==> flow/design.v <==
module _7seg(num, led_o);
  input [3:0] num;
  output [0:7] led_o;
  reg [0:7]led = 0;
  always @ (*) begin
    case(num)
      0: led = ~8'b11111100;
      1: led = ~8'b01100000;
      2: led = ~8'b11011010;
      3: led = ~8'b11110010;
      4: led = ~8'b01100110;
      5: led = ~8'b10110110;
      6: led = ~8'b10111110;
      7: led = ~8'b11100000;
      8: led = ~8'b11111110;
      9: led = ~8'b11100110;
      11: led = ~8'b10011111;
      12: led = ~8'b11101110;
      13: led = ~8'b11111100;
      14: led = ~8'b10011100;
      15: led = ~8'b10110110;
      default: led = 8'b11111111;
    endcase
  end
  assign led_o = led;
endmodule
module dp_seg(
    input clk_scan,
    input [3:0] number0,
    input [3:0] number1,
    input [3:0] number2,
    input [3:0] number3,
    input [3:0] number4,
    input [3:0] number5,
    input [3:0] number6,
    input [3:0] number7,
    output [7:0]en,
    output [0:7]led
  );
  reg [3:0] num;
  reg [7:0] dpen = ~8'b00000001;
  _7seg seg1(
          .num(num),
          .led_o(led)
        );
  always @(posedge clk_scan)
  begin
    dpen <= dpen << 1;
    dpen[0] <= dpen[7];
  end
  always @(*)
  begin
    case(dpen)
      ~8'b00000001:
        num = number0;
      ~8'b00000010:
        num = number1;
      ~8'b00000100:
        num = number2;
      ~8'b00001000:
        num = number3;
      ~8'b00010000:
        num = number4;
      ~8'b00100000:
        num = number5;
      ~8'b01000000:
        num = number6;
      ~8'b10000000:
        num = number7;
      default:
        num = 11;
    endcase
  end
  assign en = dpen;
endmodule
* From RTL to reports: dp_seg
What the tools print for dp_seg, step after step.
Line numbers count from 1 in the design file above.
Operators: Yosys type, input widths -> output width; for muxes data width and select width s.
Cell names lack the library's common part.
The mark - stands for no value.
- Design top :: dp_seg
- Clock :: clk_scan
- Cell library :: sky130hd
- Corner :: tt_025C_1v80

* Word level
Source: Yosys, flattened and elaborated, memories not mapped. Widths are those after wreduce; folded enables and synchronous resets count as part of the registers. Registers that Yosys merges into a memory's read port (data or address) are not register bits. Print and check cells do not count. Equal cells are merged and count once.
Yosys's memory passes give these memory sizes; they may raise the number of words (mostly to a power of two), join words into wider ones and drop unused or constant bits.
- Equal/unequal tests :: 8
- Muxes and demuxes :: 1
** Operator list (number)
- $eq 8x8->1 const B :: 7
- $pmux 4 s8 :: 1
- $eq 8x7->1 const B :: 1
- Bits in registers :: 8
- Bits in read-only memories :: 128
- Memory cells :: 1
- Output and inout bits :: 16
- Elaborated cells :: 11
** Memory list
- (name not given) :: depth 16, bits a word 8, read ports 1, write ports 0, RTL line 6 : case(num)

* Longest topological paths
Yosys ltp: most cells in a row. Word level: on the elaborated netlist, between registers, memories and ports. Mapped: between sequential cells and ports; inverters and the memories' decode and read muxes count.
- Word-level depth :: 2
- ABC_AREA :: 0
- Depth in mapped cells :: 11

* Mapped cells and area
Source: synth_stat.txt of the flow (Yosys; design flattened, memories mapped). It holds for the ABC_AREA given above (unset counts as 0); a run with the other value may have another netlist.
** Cell types
- nand3b_1 :: number 32, area in all 240.23 um^2
- dfxtp_1 :: number 8, area in all 160.154 um^2
- a211oi_1 :: number 17, area in all 127.622 um^2
- ha_1 :: number 3, area in all 37.536 um^2
- nor4_1 :: number 5, area in all 31.28 um^2
- nand2_1 :: number 7, area in all 26.275 um^2
- nor4b_1 :: number 3, area in all 26.275 um^2
- buf_2 :: number 5, area in all 25.024 um^2
- nand4_2 :: number 2, area in all 25.024 um^2
- buf_4 :: number 3, area in all 22.522 um^2
- nor4_4 :: number 1, area in all 21.27 um^2
- mux2i_1 :: number 2, area in all 20.019 um^2
- inv_1 :: number 5, area in all 18.768 um^2
- nor2_1 :: number 5, area in all 18.768 um^2
- nand4b_1 :: number 2, area in all 17.517 um^2
- o21a_1 :: number 2, area in all 15.014 um^2
- a22oi_2 :: number 1, area in all 12.512 um^2
- a31oi_1 :: number 2, area in all 12.512 um^2
Not listed: further types 14, cells in them 17.
- Cell count :: 122
- Synthesis area :: 0.0009797 mm^2
- Mapped flip-flops :: 8
- Buffer cells :: 10
By module: a second synthesis without flattening, with its own total; a netlist apart from the flattened one above.
- Cell total of the unflattened synthesis :: 94
- Area (unflattened synthesis) :: 0.0007858 mm^2
Rows give one instance, submodules left out.
** Modules
- dp_seg :: instances 1, cells 62, area 0.0005243 mm^2, sequential area 0.0001602 mm^2
- _7seg :: instances 1, cells 32, area 0.0002615 mm^2, sequential area 0 mm^2

* Path before layout
OpenSTA on the mapped netlist: ideal clock, no wires. The path of least setup slack (recovery checks aside). Input and output delay are each 20% of the period. Register names are those of the netlist, which keeps one name where synthesis merged equal registers.
- Path type :: input port to output port
- From :: input port number2[1]
- To :: output port led[4]
- Period :: 4810 ps
- External input delay :: 962 ps
- Time at the first pin :: 962 ps
- Arrival time :: 2441 ps
- Required time :: 3848 ps
- Path slack :: 1407 ps
- Delay of the path :: 1479 ps
- Driving pins on the path :: 10
- Buffers on the path :: 1
- Period reached after synthesis :: 3403 ps
"delay of the path" = arrival - input delay + setup time.
At an output port there is no setup time.
"driving pins on the path": output pins that drive a net of the path, with the launching flip-flop's if there is one; two outputs of one cell count as two.
"period reached after synthesis" is the clock period less the worst setup slack; recovery checks do not enter. This is arithmetic on one report: input and output delays are still those of the set period (20% each).
The rows between start and end are the longest chain of elaborated cells between them; the timing report does not say that the signal goes this way. Where chains are equally long, one stands for them.
A line is the first line of the expression or statement that the cell stems from. Yosys adds cells for indexed reads and writes and turns some case tables into memories.
A memory read counts as a cell of the chain, while the word-level depth stops at memories.
- Path through :: nand3b_1 -> a211oi_1 -> nor4_1 -> o21a_1 -> buf_2 -> inv_1 -> ha_1 -> nand2_1 -> a21boi_0 -> a21oi_1
- Length of the longest elaborated chain :: 2
- Elaborated cells between the ends (all ways) :: 2
- Those cells by class :: 1 x mux; 1 x memory
** RTL lines, path after synthesis
- start: declaration :: RTL line 31 : input [3:0] number2,
- $pmux 4 s8 :: RTL line 53 : case(dpen)
- $mem_v2 16x8 :: RTL line 6 : case(num)
- end: declaration :: RTL line 38 : output [0:7]led

* Timing after layout
From the final timing report of run A: the path of least setup slack in the routed layout; clock arrival at registers is part of the times.
The report prints the path's times to 10 ps; the period is as set.
- Path type :: input port to output port
- From :: input port number2[0]
- To :: output port led[4]
- Period :: 5640 ps
- External input delay :: 1130 ps
- Time at the first pin :: 1130 ps
- Arrival time :: 3920 ps
- Required time :: 4510 ps
- Path slack :: 590 ps
- Driving pins on the path :: 10
- Buffers on the path :: 2
The rows between start and end are the longest chain of elaborated cells between them; the timing report does not say that the signal goes this way. Where chains are equally long, one stands for them.
A memory read counts as a cell of the chain, while the word-level depth stops at memories.
- Path through :: clkdlybuf4s50_1 -> nand3b_1 -> a211oi_1 -> nor4_1 -> o21ai_1 -> ha_1 -> nand2_1 -> a21boi_0 -> a21oi_1 -> clkdlybuf4s50_1
- Length of the longest elaborated chain :: 2
- Elaborated cells between the ends (all ways) :: 2
- Those cells by class :: 1 x mux; 1 x memory
** RTL lines, path post-layout
- start: declaration :: RTL line 31 : input [3:0] number2,
- $pmux 4 s8 :: RTL line 53 : case(dpen)
- $mem_v2 16x8 :: RTL line 6 : case(num)
- end: declaration :: RTL line 38 : output [0:7]led

Measured results for dp_seg: 2 stored runs of the Yosys and OpenROAD flow on sky130hd. The settings differ; the order carries no meaning. The constraints put input and output delay at 20% of the set period each and load the outputs with 0.01 pF.
"period reached": clock period set for the run, less the worst setup slack. It is reckoned from that one timing run; input and output delays stay at 20% of the period that was set.
"worst setup path time" means the part of the period allowed to the worst setup path (the constraints hold back 20% at inputs and 20% at outputs) less its slack; where the path has registers, the arrival times of their clocks count too.
"total power of the final layout" rests on the timing tool's default activity at the inputs, not on a simulated workload.
"worst setup path time" is given in steps of 10 ps.

* Run A
** Files
==> flow/run.sh <==
#!/bin/bash
# the make line also repeats the synthesis and layout settings of config.mk as NAME=value (left out here)
make -C /OpenROAD-flow-scripts/flow DESIGN_CONFIG=/design/flow/config.mk WORK_HOME=/design/flow/orfs CLKGATE_MAP_FILE= finish
==> flow/config.mk <==
export PLATFORM = sky130hd
export DESIGN_NAME = dp_seg
export DESIGN_NICKNAME = dp_seg
export VERILOG_FILES = /design/flow/design.v
export SDC_FILE = /design/flow/constraint.sdc
export NUM_CORES = 4
export LEC_CHECK = 0
export CAP_MARGIN = 15
export CELL_PAD_IN_SITES_DETAIL_PLACEMENT = 2
export CELL_PAD_IN_SITES_GLOBAL_PLACEMENT = 3
export CORE_ASPECT_RATIO = 0.52
export CORE_MARGIN = 2
export CORE_UTILIZATION = 21
export CTS_CLUSTER_DIAMETER = 67
export MAX_ROUTING_LAYER = met4
export MIN_ROUTING_LAYER = met1
export PLACE_DENSITY_LB_ADDON = 0.16
export SETUP_SLACK_MARGIN = -0.21
export SLEW_MARGIN = 35
==> flow/constraint.sdc <==
create_clock -name core_clock -period 5.64 [get_ports {clk_scan}]
set_input_delay 1.1280 -clock core_clock [delete_from_list [all_inputs] [get_ports {clk_scan}]]
set_output_delay 1.1280 -clock core_clock [all_outputs]
set_load 0.01 [all_outputs]
** Results
- Period reached :: 5051 ps
- Area inside the die boundary :: 0.0052573 mm^2
- Standard-cell area after layout :: 0.0015102 mm^2
- Synthesized cell area :: 0.0009797 mm^2
- Worst setup path time :: 2800 ps
- Worst path kind :: input port to output port
- Setup total negative slack :: 0 ps
- Smallest hold slack :: 565 ps
- Setup slack of the worst path :: 589 ps
- Total power of the final layout :: 0.1460 mW

* Run B
** Files
==> flow/run.sh <==
#!/bin/bash
# the make line also repeats the synthesis and layout settings of config.mk as NAME=value (left out here)
make -C /OpenROAD-flow-scripts/flow DESIGN_CONFIG=/design/flow/config.mk WORK_HOME=/design/flow/orfs CLKGATE_MAP_FILE= finish
==> flow/config.mk <==
export PLATFORM = sky130hd
export DESIGN_NAME = dp_seg
export DESIGN_NICKNAME = dp_seg
export VERILOG_FILES = /design/flow/design.v
export SDC_FILE = /design/flow/constraint.sdc
export NUM_CORES = 4
export LEC_CHECK = 0
export CAP_MARGIN = 35
export CELL_PAD_IN_SITES_DETAIL_PLACEMENT = 0
export CELL_PAD_IN_SITES_GLOBAL_PLACEMENT = 3
export CORE_ASPECT_RATIO = 0.7
export CORE_MARGIN = 2
export CORE_UTILIZATION = 71
export CTS_CLUSTER_SIZE = 67
export MAX_ROUTING_LAYER = met5
export SLEW_MARGIN = 20
==> flow/constraint.sdc <==
create_clock -name core_clock -period 2.59 [get_ports {clk_scan}]
set_input_delay 0.5180 -clock core_clock [delete_from_list [all_inputs] [get_ports {clk_scan}]]
set_output_delay 0.5180 -clock core_clock [all_outputs]
set_load 0.01 [all_outputs]
** Results
Not finished: placement ended with error GPL-0301.
