==> flow/design.v <==
module vga_sync(
    input clk_pix,
    input rst,
    output hsync,
    output vsync,
    output inrange,
    output [9:0] h_cnt_o,
    output [9:0] v_cnt_o
  );
  reg [9:0] h_cnt = 0;
  reg [9:0] v_cnt = 0;
  reg hsync_i = 1'b1;
  reg vsync_i = 1'b1;
  wire hsync_type;
  wire vsync_type;
  assign hsync_type = 1;
  assign vsync_type = 1;
  parameter Hs = 96;   
  parameter Hb = 48;   
  parameter Hd = 640;  
  parameter Hf = 16;   
  parameter Ht = 800;  
  parameter Vs = 2;    
  parameter Vb = 33;   
  parameter Vd = 480;  
  parameter Vf = 10;   
  parameter Vt = 525;  
  always @(posedge clk_pix or posedge rst)
  begin
    if(rst)
      h_cnt <= 0;
    else if(h_cnt < Ht - 1)
      h_cnt <= h_cnt + 1;
    else
      h_cnt <= 0;
  end
  always @(posedge clk_pix or posedge rst)
  begin
    if(rst)
      v_cnt <= 0;
    else if(h_cnt == Ht - 1)
    begin
      if(v_cnt < Vt - 1)
        v_cnt <= v_cnt + 1;
      else
        v_cnt <= 0;
    end
    else
      v_cnt <= v_cnt;
  end
  always @(posedge clk_pix or posedge rst)
  begin
    if(rst)
      hsync_i <= hsync_type;
    else if(h_cnt >= Hd + Hf - 1 && h_cnt < Hd + Hf + Hs - 1)
      hsync_i <= ~hsync_type;
    else
      hsync_i <= hsync_type;
  end
  always @(posedge clk_pix or posedge rst)
  begin
    if(rst)
      vsync_i <= vsync_type;
    else if(v_cnt >= Vd + Vf - 1 && v_cnt < Vd + Vf + Vs - 1)
      vsync_i <= ~vsync_type;
    else
      vsync_i <= vsync_type;
  end
  assign h_cnt_o = h_cnt < Hd ? h_cnt : 0;
  assign v_cnt_o = v_cnt < Vd ? v_cnt : 0;
  assign hsync = hsync_i;
  assign vsync = vsync_i;
  assign inrange = h_cnt < Hd && v_cnt < Vd;
endmodule
Step by step through the tools: vga_sync
Tool output for the design above, in the order of the flow.
Line numbers count from 1 in the design file above.
Operators: Yosys type, input widths -> output width; for muxes data width and select width s.
Library cell names are shortened.
{"block": "design", "design": "vga_sync", "clk_port": "clk_pix", "lib": "sky130hd", "corner": "tt_025C_1v80"}

After elaboration
Source: Yosys, flattened and elaborated, memories not mapped. Widths are those after wreduce; folded enables and synchronous resets count as part of the registers. Registers that Yosys merges into a memory's read port (data or address) are not register bits. Print and check cells do not count. Equal cells are merged and count once.
{"block": "classes", "add_sub_neg": 2, "cmp": 8, "eq_ne": 1, "muxes": 6, "n_reduce_logical": 3}
{"block": "ops", "operator": "$lt 10x10->1 const B", "n": 4}
{"block": "ops", "operator": "$mux 10", "n": 4}
{"block": "ops", "operator": "$add 10x1->10 const B", "n": 2}
{"block": "ops", "operator": "$lt 10x9->1 const B", "n": 2}
{"block": "ops", "operator": "$ge 10x10->1 const B", "n": 1}
{"block": "ops", "operator": "$eq 10x10->1 const B", "n": 1}
{"block": "ops", "operator": "$ge 10x9->1 const B", "n": 1}
{"block": "ops", "operator": "$logic_and 1x1->1", "n": 3}
{"block": "ops", "operator": "$mux 1", "n": 2}
{"block": "word_totals", "ff_bits": 22, "inputBits": 2, "out_inout_bits": 23, "wordCells": 24}

Depth
Longest topological path by Yosys (ltp), each cell counted once; first at word level (registers and memories cut), then after technology mapping (sequential cells cut; the memories' decode and read muxes count).
{"block": "depth", "word_depth": 3, "abc_area": 0, "depth_mapped": 6, "ltp_nobuf": 5}

Netlist
Source: synth_stat.txt of the flow (Yosys; design flattened, memories mapped). It holds for the ABC_AREA given above (unset counts as 0); a run with the other value may have another netlist.
Totals and module areas in this step are rounded.
{"block": "types", "type": "dfrtp_1", "n": 20, "area_total_um2": 500.48}
{"block": "types", "type": "and2_1", "n": 16, "area_total_um2": 100.096}
{"block": "types", "type": "nor2b_1", "n": 9, "area_total_um2": 56.304}
{"block": "types", "type": "a22o_1", "n": 6, "area_total_um2": 52.55}
{"block": "types", "type": "dfstp_2", "n": 2, "area_total_um2": 52.55}
{"block": "types", "type": "ha_1", "n": 4, "area_total_um2": 50.048}
{"block": "types", "type": "o21ai_1", "n": 7, "area_total_um2": 35.034}
{"block": "types", "type": "buf_6", "n": 3, "area_total_um2": 33.782}
{"block": "types", "type": "nor2_1", "n": 9, "area_total_um2": 33.782}
{"block": "types", "type": "nand3_1", "n": 6, "area_total_um2": 30.029}
{"block": "types", "type": "xnor2_1", "n": 3, "area_total_um2": 26.275}
{"block": "types", "type": "xor2_1", "n": 3, "area_total_um2": 26.275}
{"block": "types", "type": "a21oi_1", "n": 5, "area_total_um2": 25.024}
{"block": "types", "type": "inv_1", "n": 6, "area_total_um2": 22.522}
{"block": "types", "type": "and4_2", "n": 2, "area_total_um2": 20.019}
{"block": "types", "type": "nor3_1", "n": 4, "area_total_um2": 20.019}
{"block": "types", "type": "o21ai_0", "n": 4, "area_total_um2": 20.019}
{"block": "types", "type": "and3_1", "n": 3, "area_total_um2": 18.768}
Not listed: further types 25, cells in them 31.
{"block": "synth_totals", "mapped_cells": 143, "area_um2": 1363, "seq_area_um2": 553.0, "ffs": 22, "buffers": 5}

Worst setup path after synthesis
OpenSTA on the mapped netlist: ideal clock, no wires. The path of least setup slack (recovery checks aside). Input and output delay are each 20% of the period. Register names are those of the netlist, which keeps one name where synthesis merged equal registers.
{"block": "synth_path", "kind": "register -> output", "from": "reg v_cnt[8]", "to": "out inrange", "clock_period_ps": 3600, "out_delay_ps": 720, "t_first_pin_ps": 0, "arrival_ps": 1149, "t_required_ps": 2880, "setup_slack_ps": 1731, "delay_ps": 1149, "driving_pins": 5, "path_buffers": 1, "synth_period_reached_ps": 1869}
"delay_ps" = arrival - input delay + setup time.
At an output port there is no setup time.
"driving_pins" counts driving pins, that of a launching flip-flop among them; a cell with two outputs on the path counts twice.
"synth_period_reached_ps" = period - worst setup slack (recovery checks aside). The figure is calculated, with input and output delays left at 20% of the set period.
Between the ends stands the longest chain of elaborated cells between them, by number of cells; it is not shown to be the way that was timed. Of several equally long chains one is given.
Each line given opens the expression or statement behind the cell; cells for indexed reads and writes are added by Yosys, which also makes memories of some case tables.
A register here has more assigning lines than the two given.
{"block": "synth_between", "path_cell_list": "dfrtp_1 and4_2 clkbuf_1 nor2_1 and2_1", "elab_chain_cells": 2, "cone_cells": 2, "classes_between": "compare: 1; reduce/logical: 1"}
{"block": "synth_rtl", "item": "from (decl)", "line_no": 11, "source": "reg [9:0] v_cnt = 0;"}
{"block": "synth_rtl", "item": "from (assign)", "line_no": 44, "source": "v_cnt <= v_cnt + 1;"}
{"block": "synth_rtl", "item": "from (assign)", "line_no": 49, "source": "v_cnt <= v_cnt;"}
{"block": "synth_rtl", "item": "$lt 10x9->1", "line_no": 73, "source": "assign inrange = h_cnt < Hd && v_cnt < Vd;"}
{"block": "synth_rtl", "item": "$logic_and 1x1->1", "line_no": 73}
{"block": "synth_rtl", "item": "to (decl)", "line_no": 6, "source": "output inrange,"}

Path in the finished layout
From the final timing report of entry B: the path of least setup slack in the routed layout; clock arrival at registers is part of the times.
The path's times are printed in steps of 10 ps; the period is the one set.
{"block": "layout_path", "kind": "register -> output", "from": "reg v_cnt[6]", "to": "out v_cnt_o[5]", "clock_period_ps": 2420, "out_delay_ps": 480, "t_first_pin_ps": 250, "arrival_ps": 1830, "t_required_ps": 1940, "setup_slack_ps": 110, "driving_pins": 6, "path_buffers": 2}
Between the ends stands the longest chain of elaborated cells between them, by number of cells; it is not shown to be the way that was timed. Of several equally long chains one is given.
A register here has more assigning lines than the two given.
{"block": "layout_between", "path_cell_list": "dfrtp_1 and4_4 nor2_2 buf_4 and2_2 clkdlybuf4s50_1", "elab_chain_cells": 2, "cone_cells": 2, "classes_between": "compare: 1; mux: 1"}
{"block": "layout_rtl", "item": "from (decl)", "line_no": 11, "source": "reg [9:0] v_cnt = 0;"}
{"block": "layout_rtl", "item": "from (assign)", "line_no": 44, "source": "v_cnt <= v_cnt + 1;"}
{"block": "layout_rtl", "item": "from (assign)", "line_no": 49, "source": "v_cnt <= v_cnt;"}
{"block": "layout_rtl", "item": "$lt 10x9->1", "line_no": 70, "source": "assign v_cnt_o = v_cnt < Vd ? v_cnt : 0;"}
{"block": "layout_rtl", "item": "$mux 10", "line_no": 70}
{"block": "layout_rtl", "item": "to (decl)", "line_no": 8, "source": "output [9:0] v_cnt_o"}

Wiki page: vga_sync / flow data

Flow measurements of vga_sync on sky130hd: 2 stored runs with different settings, listed in no order. Input and output delays are each 20% of the period that was set; the output load is 0.01 pF.
By "achieved_period_ps" is meant the clock period of the run minus its worst setup slack. This is arithmetic on one report: input and output delays are still those of the set period (20% each).
"worst_path_ps": the worst setup path's part of the clock period (all of it between registers, 20% less for each end at a port) less its slack. A launch clock that arrives late makes it longer, a capture clock that arrives late makes it shorter.
"power_total_uw": no workload was simulated; the value follows from the tool's default switching activity.
"worst_path_ps" is given in steps of 10 ps.
The results are shown rounded.

{"run": "entry A", "settings": { "period_ns": 1.61, "CORE_UTILIZATION": 67, "SETUP_SLACK_MARGIN": 0.08, "PLACE_DENSITY": 0.94, "GPL_TIMING_DRIVEN": 1, "GPL_ROUTABILITY_DRIVEN": 0, "CTS_CLUSTER_SIZE": 75, "SLEW_MARGIN": 5, "MAX_ROUTING_LAYER": "met4", "CAP_MARGIN": 20, "CORE_MARGIN": 2 }, "outcome": "incomplete, clock tree synthesis halted on DPL-0038"}
{"run": "entry B", "settings": { "period_ns": 2.42, "CORE_UTILIZATION": 34, "PLACE_DENSITY_LB_ADDON": 0.09, "HOLD_SLACK_MARGIN": 0.25, "CORE_ASPECT_RATIO": 1.03, "CORE_MARGIN": 2, "TNS_END_PERCENT": 45, "ABC_AREA": 0, "CTS_CLUSTER_SIZE": 18, "CTS_CLUSTER_DIAMETER": 333, "SLEW_MARGIN": 15, "MAX_ROUTING_LAYER": "met5", "CAP_MARGIN": 20 }, "results": { "total_die_area_um2": 4530, "worst_path_ps": 1830, "worst_path_kind": "register -> output", "post_route_util_pct": 44.8, "worstSetupSlack_ps": 110, "synthArea_um2": 1363, "power_total_uw": 603, "hold_worst_slack_ps": 495, "fin_tns_ps": 0, "achieved_period_ps": 2310, "finish.stdcell_area_um2": 1728 }}
